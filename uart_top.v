==> flow/design.v <==
module UART_Receiver (
    input wire clk,
    input wire rst,
    input wire rx,             
    input wire read,           
    output reg [7:0] data,     
    output reg rxrdy,          
    output reg parityerr,      
    output reg framingerr,     
    output reg overrun         
);
    parameter BAUD_RATE = 9600;
    parameter CLOCK_FREQ = 50000000;
    localparam BAUD_TICK = CLOCK_FREQ / BAUD_RATE;
    localparam RX_IDLE  = 2'b00, 
               RX_START = 2'b01, 
               RX_DATA  = 2'b10, 
               RX_PARITY = 2'b11,  
               RX_STOP  = 3'b100;
    reg [2:0] rx_state;
    reg [7:0] rx_shift_reg;
    reg [3:0] bit_count;    
    reg [15:0] baud_count;  
    reg parity_bit;
    reg rx_prev;
    always @(posedge clk) begin
        if (rst) begin
            rx_state <= RX_IDLE;
            rx_shift_reg <= 8'b0;  
            rxrdy <= 1'b0;
            bit_count <= 4'b0;    
            baud_count <= 16'b0;  
            framingerr <= 1'b0;
            parityerr <= 1'b0;
            overrun <= 1'b0;
        end else begin
            rx_prev <= rx;
            case (rx_state)
                RX_IDLE: begin
                    if (rx == 1'b0 && rx_prev == 1'b1) begin   
                        baud_count <= BAUD_TICK[15:0] / 2;   
                        rx_state <= RX_START;
                    end
                end
                RX_START: begin
                    if (baud_count == BAUD_TICK[15:0]) begin
                        baud_count <= 16'b0;
                        rx_state <= RX_DATA;
                        bit_count <= 4'b0;
                    end else begin
                        baud_count <= baud_count + 1;
                    end
                end
                RX_DATA: begin
                    if (baud_count == BAUD_TICK[15:0]) begin
                        baud_count <= 16'b0;
                        rx_shift_reg[bit_count] <= rx;
                        bit_count <= bit_count + 1;
                        if (bit_count == 8) begin
                            rx_state <= RX_PARITY;
                        end
                    end else begin
                        baud_count <= baud_count + 1;
                    end
                end
                RX_PARITY: begin
                    if (baud_count == BAUD_TICK[15:0]) begin
                        baud_count <= 16'b0;
                        parity_bit <= rx;
                        if (parity_bit != ^rx_shift_reg) begin
                            parityerr <= 1'b1;   
                        end else begin
                            parityerr <= 1'b0;   
                        end
                        rx_state <= RX_STOP;
                    end else begin
                        baud_count <= baud_count + 1;
                    end
                end
                RX_STOP: begin
                    if (baud_count == BAUD_TICK[15:0]) begin
                        if (rx != 1'b1) begin   
                            framingerr <= 1'b1;   
                        end else begin
                            framingerr <= 1'b0;
                        end
                        if (rxrdy) begin   
                            overrun <= 1'b1;   
                        end else begin
                            overrun <= 1'b0;
                        end
                        data <= rx_shift_reg;
                        rxrdy <= 1'b1;
                        rx_state <= RX_IDLE;
                    end else begin
                        baud_count <= baud_count + 1;
                    end
                end
            endcase
            if (rxrdy && read) begin
                rxrdy <= 1'b0;
            end
        end
    end
endmodule
module UART_Transmitter (
    input wire clk,
    input wire rst,
    input wire write,          
    input wire [7:0] data_in,  
    output reg tx,             
    output reg txrdy           
);
    parameter BAUD_RATE = 9600;
    parameter CLOCK_FREQ = 50000000;
    localparam BAUD_TICK = CLOCK_FREQ / BAUD_RATE;
    localparam TX_IDLE  = 3'b000, 
               TX_START = 3'b001, 
               TX_DATA  = 3'b010, 
               TX_PARITY = 3'b011,    
               TX_STOP  = 3'b100;     
    reg [2:0] tx_state;
    reg [7:0] tx_shift_reg;
    reg [3:0] bit_count;    
    reg [15:0] baud_count;  
    wire parity_bit;
    assign parity_bit = ^data_in;   
    always @(posedge clk) begin
        if (rst) begin
            tx <= 1'b1;  
            tx_shift_reg <= 8'b0;  
            txrdy <= 1'b1;  
            tx_state <= TX_IDLE;
            baud_count <= 16'b0;  
            bit_count <= 4'b0;    
        end else begin
            case (tx_state)
                TX_IDLE: begin
                    if (write && txrdy) begin
                        tx_shift_reg <= data_in;
                        txrdy <= 1'b0;
                        tx_state <= TX_START;
                    end
                end
                TX_START: begin
                    if (baud_count == BAUD_TICK[15:0]) begin
                        tx <= 1'b0;   
                        baud_count <= 16'b0;
                        tx_state <= TX_DATA;
                        bit_count <= 4'b0;
                    end else begin
                        baud_count <= baud_count + 1;
                    end
                end
                TX_DATA: begin
                    if (baud_count == BAUD_TICK[15:0]) begin
                        tx <= tx_shift_reg[bit_count];
                        baud_count <= 16'b0;
                        bit_count <= bit_count + 1;
                        if (bit_count == 8) begin
                            tx_state <= TX_PARITY;   
                        end
                    end else begin
                        baud_count <= baud_count + 1;
                    end
                end
                TX_PARITY: begin
                    if (baud_count == BAUD_TICK[15:0]) begin
                        tx <= parity_bit;   
                        baud_count <= 16'b0;
                        tx_state <= TX_STOP;
                    end else begin
                        baud_count <= baud_count + 1;
                    end
                end
                TX_STOP: begin
                    if (baud_count == BAUD_TICK[15:0]) begin
                        tx <= 1'b1;   
                        baud_count <= 16'b0;
                        txrdy <= 1'b1;
                        tx_state <= TX_IDLE;
                    end else begin
                        baud_count <= baud_count + 1;
                    end
                end
            endcase
        end
    end
endmodule
module uart_top (
    input wire clk,
    input wire rst,
    input wire write,
    input wire read,
    input wire rx,
    input wire [7:0] tx_data,  
    output wire tx,
    output wire txrdy,
    output wire rxrdy,
    output wire parityerr,
    output wire framingerr,
    output wire overrun,
    output wire [7:0] rx_data   
);
    UART_Transmitter transmitter_inst (
        .clk(clk),
        .rst(rst),
        .write(write),
        .data_in(tx_data),    
        .tx(tx),
        .txrdy(txrdy)
    );
    UART_Receiver receiver_inst (
        .clk(clk),
        .rst(rst),
        .read(read),
        .data(rx_data),    
        .rx(rx),
        .rxrdy(rxrdy),
        .parityerr(parityerr),
        .framingerr(framingerr),
        .overrun(overrun)
    );
endmodule
Reports on uart_top
What the tools print for uart_top, step after step.
Lines are those of the file above, counted from 1.
Operators carry their Yosys type and port widths (W data, S select, Z words).
Not given: -
- top: uart_top
- clock: clk
- standard-cell library: sky130hd
- corner: tt_025C_1v80

Word-level counts
Source: Yosys, flattened and elaborated, memories not mapped. Widths are those after wreduce. Registers that Yosys merges into a memory's read port (data or address) are not register bits. Print and check cells do not count.
- noted cells after elaboration: 121
- register bits after elaboration: 78
- noted input bits: 13
- $add $sub $neg: 5
- bitwise operators: 5
- noted equality and inequality tests: 26
- reduce/logical cells: 29
- noted muxes and demuxes: 36
- shift-type cells at 3
- operators by type and width (kind ; number):
    $mux W16 ; 5
    $pmux W16 S3 ; 1
    $mux W3 ; 12
    $add A16 B1 Y16 const B ; 2
    $eq A16 B13 Y1 const B ; 2
    $pmux W3 S5 ; 2
    $ne A2 B1 Y1 const B ; 12
    $reduce_and A3 Y1 ; 6
    $reduce_xor A8 Y1 ; 2
    $pmux W4 S2 ; 2
    $mux W4 ; 4
    $reduce_and A7 Y1 ; 2
    $eq A3 B2 Y1 const B ; 4
    $reduce_bool A5 Y1 ; 2
    $shift A1 B5 Y8 ; 1
    $shift A1 B5 Y8 const A ; 1
    $reduce_and A2 Y1 ; 4
    $add A4 B1 Y4 const B ; 2
    $eq A4 B4 Y1 const B ; 2
    $shiftx A8 B4 Y1 ; 1
    $and A8 B8 Y8 ; 1
    $or A8 B8 Y8 ; 1
    $not A8 Y8 ; 1
    $mux W1 ; 8
    $reduce_bool A2 Y1 ; 3
    $eq A3 B1 Y1 const B ; 2
    $eq A3 B3 Y1 const B ; 2
    $logic_not A3 Y1 ; 2
Not listed: further kinds 12, cells in them 15.

Logic depth
Depth = most cells in a row (Yosys ltp): at word level without a register or memory, in the mapped netlist without a sequential cell, where the memories' decode and read muxes count.
- noted word-level depth: 5
- noted ABC_AREA: 0
- noted gate-level depth with buffers: 9
- gate-level depth less buffers at 7

After synthesis
Source: synth_stat.txt of the flow (Yosys; design flattened, memories mapped). It holds for the ABC_AREA given above (unset counts as 0); a run with the other value may have another netlist.
- cell types (cell ; number ; area in all (µm²)):
    sky130_fd_sc_hd__dfxtp_1 ; 72 ; 1.44E+03
    sky130_fd_sc_hd__edfxtp_1 ; 10 ; 300.288
    sky130_fd_sc_hd__nand2_1 ; 58 ; 217.709
    sky130_fd_sc_hd__nor2_1 ; 52 ; 195.187
    sky130_fd_sc_hd__xnor2_1 ; 20 ; 175.168
    sky130_fd_sc_hd__a21oi_1 ; 34 ; 170.163
    sky130_fd_sc_hd__xor2_1 ; 19 ; 166.41
    sky130_fd_sc_hd__ha_1 ; 11 ; 137.632
    sky130_fd_sc_hd__nand3_1 ; 19 ; 95.091
    sky130_fd_sc_hd__o21ai_0 ; 19 ; 95.091
    sky130_fd_sc_hd__nor3_1 ; 17 ; 85.082
    sky130_fd_sc_hd__nand4_1 ; 13 ; 81.328
    sky130_fd_sc_hd__inv_1 ; 15 ; 56.304
    sky130_fd_sc_hd__o211ai_1 ; 7 ; 52.55
    sky130_fd_sc_hd__mux4_2 ; 2 ; 45.043
    sky130_fd_sc_hd__and3_1 ; 7 ; 43.792
    sky130_fd_sc_hd__nor4_4 ; 2 ; 42.541
    sky130_fd_sc_hd__and4bb_2 ; 3 ; 37.536
Other cell types: 43; their cells: 84.
- buffer cells at 19
- cell count: 464
- noted area of sequential cells: 1741.7 µm²
- synthesis area at 4061.4 µm²
- mapped flip-flops at 82
By module: a second synthesis without flattening, with its own total; a netlist apart from the flattened one above.
- cell total of the unflattened synthesis: 449
- area total of the unflattened synthesis: 4008.8 µm²
Each row is one instance without its submodules.
- by module (module ; seq. area (µm²) ; cells ; instances ; area (µm²)):
    UART_Receiver ; 1041.0 ; 249 ; 1 ; 2341.0
    UART_Transmitter ; 700.7 ; 200 ; 1 ; 1667.8
    uart_top ; 0.0 ; 0 ; 1 ; 0.0

Timing after synthesis
OpenSTA on the mapped netlist: ideal clock, no wires. The path of least setup slack (recovery checks aside). Input and output delay are each 20% of the period. Register names are those of the netlist, which keeps one name where synthesis merged equal registers.
- path kind: register to register
- start point: register receiver_inst.bit_count[1]
- end point: register receiver_inst.rx_shift_reg[4]
- path buffers at 2
- required time: 2682 ps
- slack: 737 ps
- arrival time at 1945 ps
- time at the first pin at 0 ps
- period at 2800 ps
- noted driving pins on the path: 9
- path delay at 2063 ps
- period reached after synthesis at 2063 ps
"path delay" = arrival - input delay + setup time.
"driving pins on the path" counts driving pins, that of a launching flip-flop among them; a cell with two outputs on the path counts twice.
"period reached after synthesis" = period - worst setup slack (recovery checks aside). The figure is calculated, with input and output delays left at 20% of the set period.
Between the ends stands the longest chain of elaborated cells between them, by number of cells; it is not shown to be the way that was timed. Of several equally long chains one is given.
Each line given opens the expression or statement behind the cell; cells for indexed reads and writes are added by Yosys, which also makes memories of some case tables.
A register here has more assigning lines than the two given.
- cell sequence: sky130_fd_sc_hd__dfxtp_1 > sky130_fd_sc_hd__clkbuf_1 > sky130_fd_sc_hd__inv_1 > sky130_fd_sc_hd__ha_1 > sky130_fd_sc_hd__buf_1 > sky130_fd_sc_hd__or3_1 > sky130_fd_sc_hd__a31o_2 > sky130_fd_sc_hd__or2_1 > sky130_fd_sc_hd__mux2i_1
- cells in the longest elaborated chain: 5
- elaborated cells between the ends (all ways) at 6
- RTL lines with such cells: 1
- those cells by class: 1 x add/sub; 2 x shift; 3 x logic
- ends and longest elaborated chain, post-synthesis (item ; line ; text):
    start, declared ; 22 ; reg [3:0] bit_count;
    start, assigned ; 31 ; bit_count <= 4'b0;
    start, assigned ; 58 ; bit_count <= bit_count + 1;
    $neg A4 Y5 ; 57 ; rx_shift_reg[bit_count] <= rx;
    $shift A1 B5 Y8 ; 57 ;
    $not A8 Y8 ; 57 ;
    $and A8 B8 Y8 ; 57 ;
    $or A8 B8 Y8 ; 57 ;
    end, assigned ; 29 ; rx_shift_reg <= 8'b0;
    end, assigned ; 57 ;
    end, declared ; 21 ; reg [7:0] rx_shift_reg;

Timing after layout
Path of least setup slack in the final report of job 1 (OpenROAD, finished layout, wires in). Where an end is a register, its clock arrival counts in the times.
The report prints the path's times to 10 ps; the period is as set.
- path kind: register to register
- start point: register transmitter_inst.baud_count[0]
- end point: register transmitter_inst.baud_count[0]
- time at the first pin at 340 ps
- path buffers at 1
- period at 3090 ps
- required time: 3330 ps
- arrival time at 2370 ps
- noted driving pins on the path: 8
- slack: 960 ps
Between the ends stands the longest chain of elaborated cells between them, by number of cells; it is not shown to be the way that was timed. Of several equally long chains one is given.
A register here has more assigning lines than the two given.
- cell sequence: sky130_fd_sc_hd__dfxtp_1 > sky130_fd_sc_hd__inv_1 > sky130_fd_sc_hd__ha_1 > sky130_fd_sc_hd__nor4bb_1 > sky130_fd_sc_hd__nand4_1 > sky130_fd_sc_hd__o21ai_1 > sky130_fd_sc_hd__buf_4 > sky130_fd_sc_hd__nor3_1
- cells in the longest elaborated chain: 3
- elaborated cells between the ends (all ways) at 4
- those cells by class: 1 x add/sub; 1 x eq/ne; 2 x mux
- ends and longest elaborated chain, after layout (item ; line ; text):
    start, declared ; 125 ; reg [15:0] baud_count;
    start, assigned ; 152 ; baud_count <= baud_count + 1;
    start, assigned ; 164 ; baud_count <= baud_count + 1;
    $add A16 B1 Y16 ; 183 ; baud_count <= baud_count + 1;
    $mux W16 ; 177 ; if (baud_count == BAUD_TICK[15:0]) begin
    $mux W16 ; 137 ; case (tx_state)
    end, assigned ; 152 ;
    end, assigned ; 164 ;
    end, declared ; 125 ;

# Flow runs of uart_top

Design uart_top on sky130hd. What follows are 2 stored runs of the flow, each under its own settings; their order means nothing. The constraints put input and output delay at 20% of the set period each and load the outputs with 0.01 pF.
"achieved clock period" = clock period - worst setup slack. The figure is calculated, with input and output delays left at 20% of the set period.
"time of the worst setup path" = time allowed to the worst setup path (clock period - input delay - output delay, where it has them) - its slack; a late launch clock adds to it, a late capture clock takes from it.
"total power after layout" rests on the timing tool's default activity at the inputs, not on a simulated workload.
"time of the worst setup path" is known to 10 ps.

Job 1
Settings were period_ns = 3.09; CAP_MARGIN = 20; CORE_MARGIN = 2; CORE_UTILIZATION = 40; SLEW_MARGIN = 20
- std-cell area (final layout) at 4664.5 µm²
- noted the time of the worst setup path: 2130 ps
- class of the worst setup path: register to register
- total power after layout: 2.137 mW
- achieved clock period at 2127 ps
- worst setup slack after layout: 963 ps
- noted the area of the synthesized netlist: 4061.4 µm²
- area inside the die boundary at 10975.7 µm²
- smallest hold slack at 457 ps
- utilization after layout: 47.5%
- total negative slack: 0 ps

Job 2
Settings were period_ns = 3.23; CORE_UTILIZATION = 70; SETUP_SLACK_MARGIN = 0.08; CELL_PAD_IN_SITES_DETAIL_PLACEMENT = 2; GPL_TIMING_DRIVEN = 1; CTS_CLUSTER_DIAMETER = 152; CAP_MARGIN = 0; MIN_ROUTING_LAYER = met1; MAX_ROUTING_LAYER = met5; CORE_MARGIN = 2; SLEW_MARGIN = 20
- did not finish, placement stopped with DPL-0033
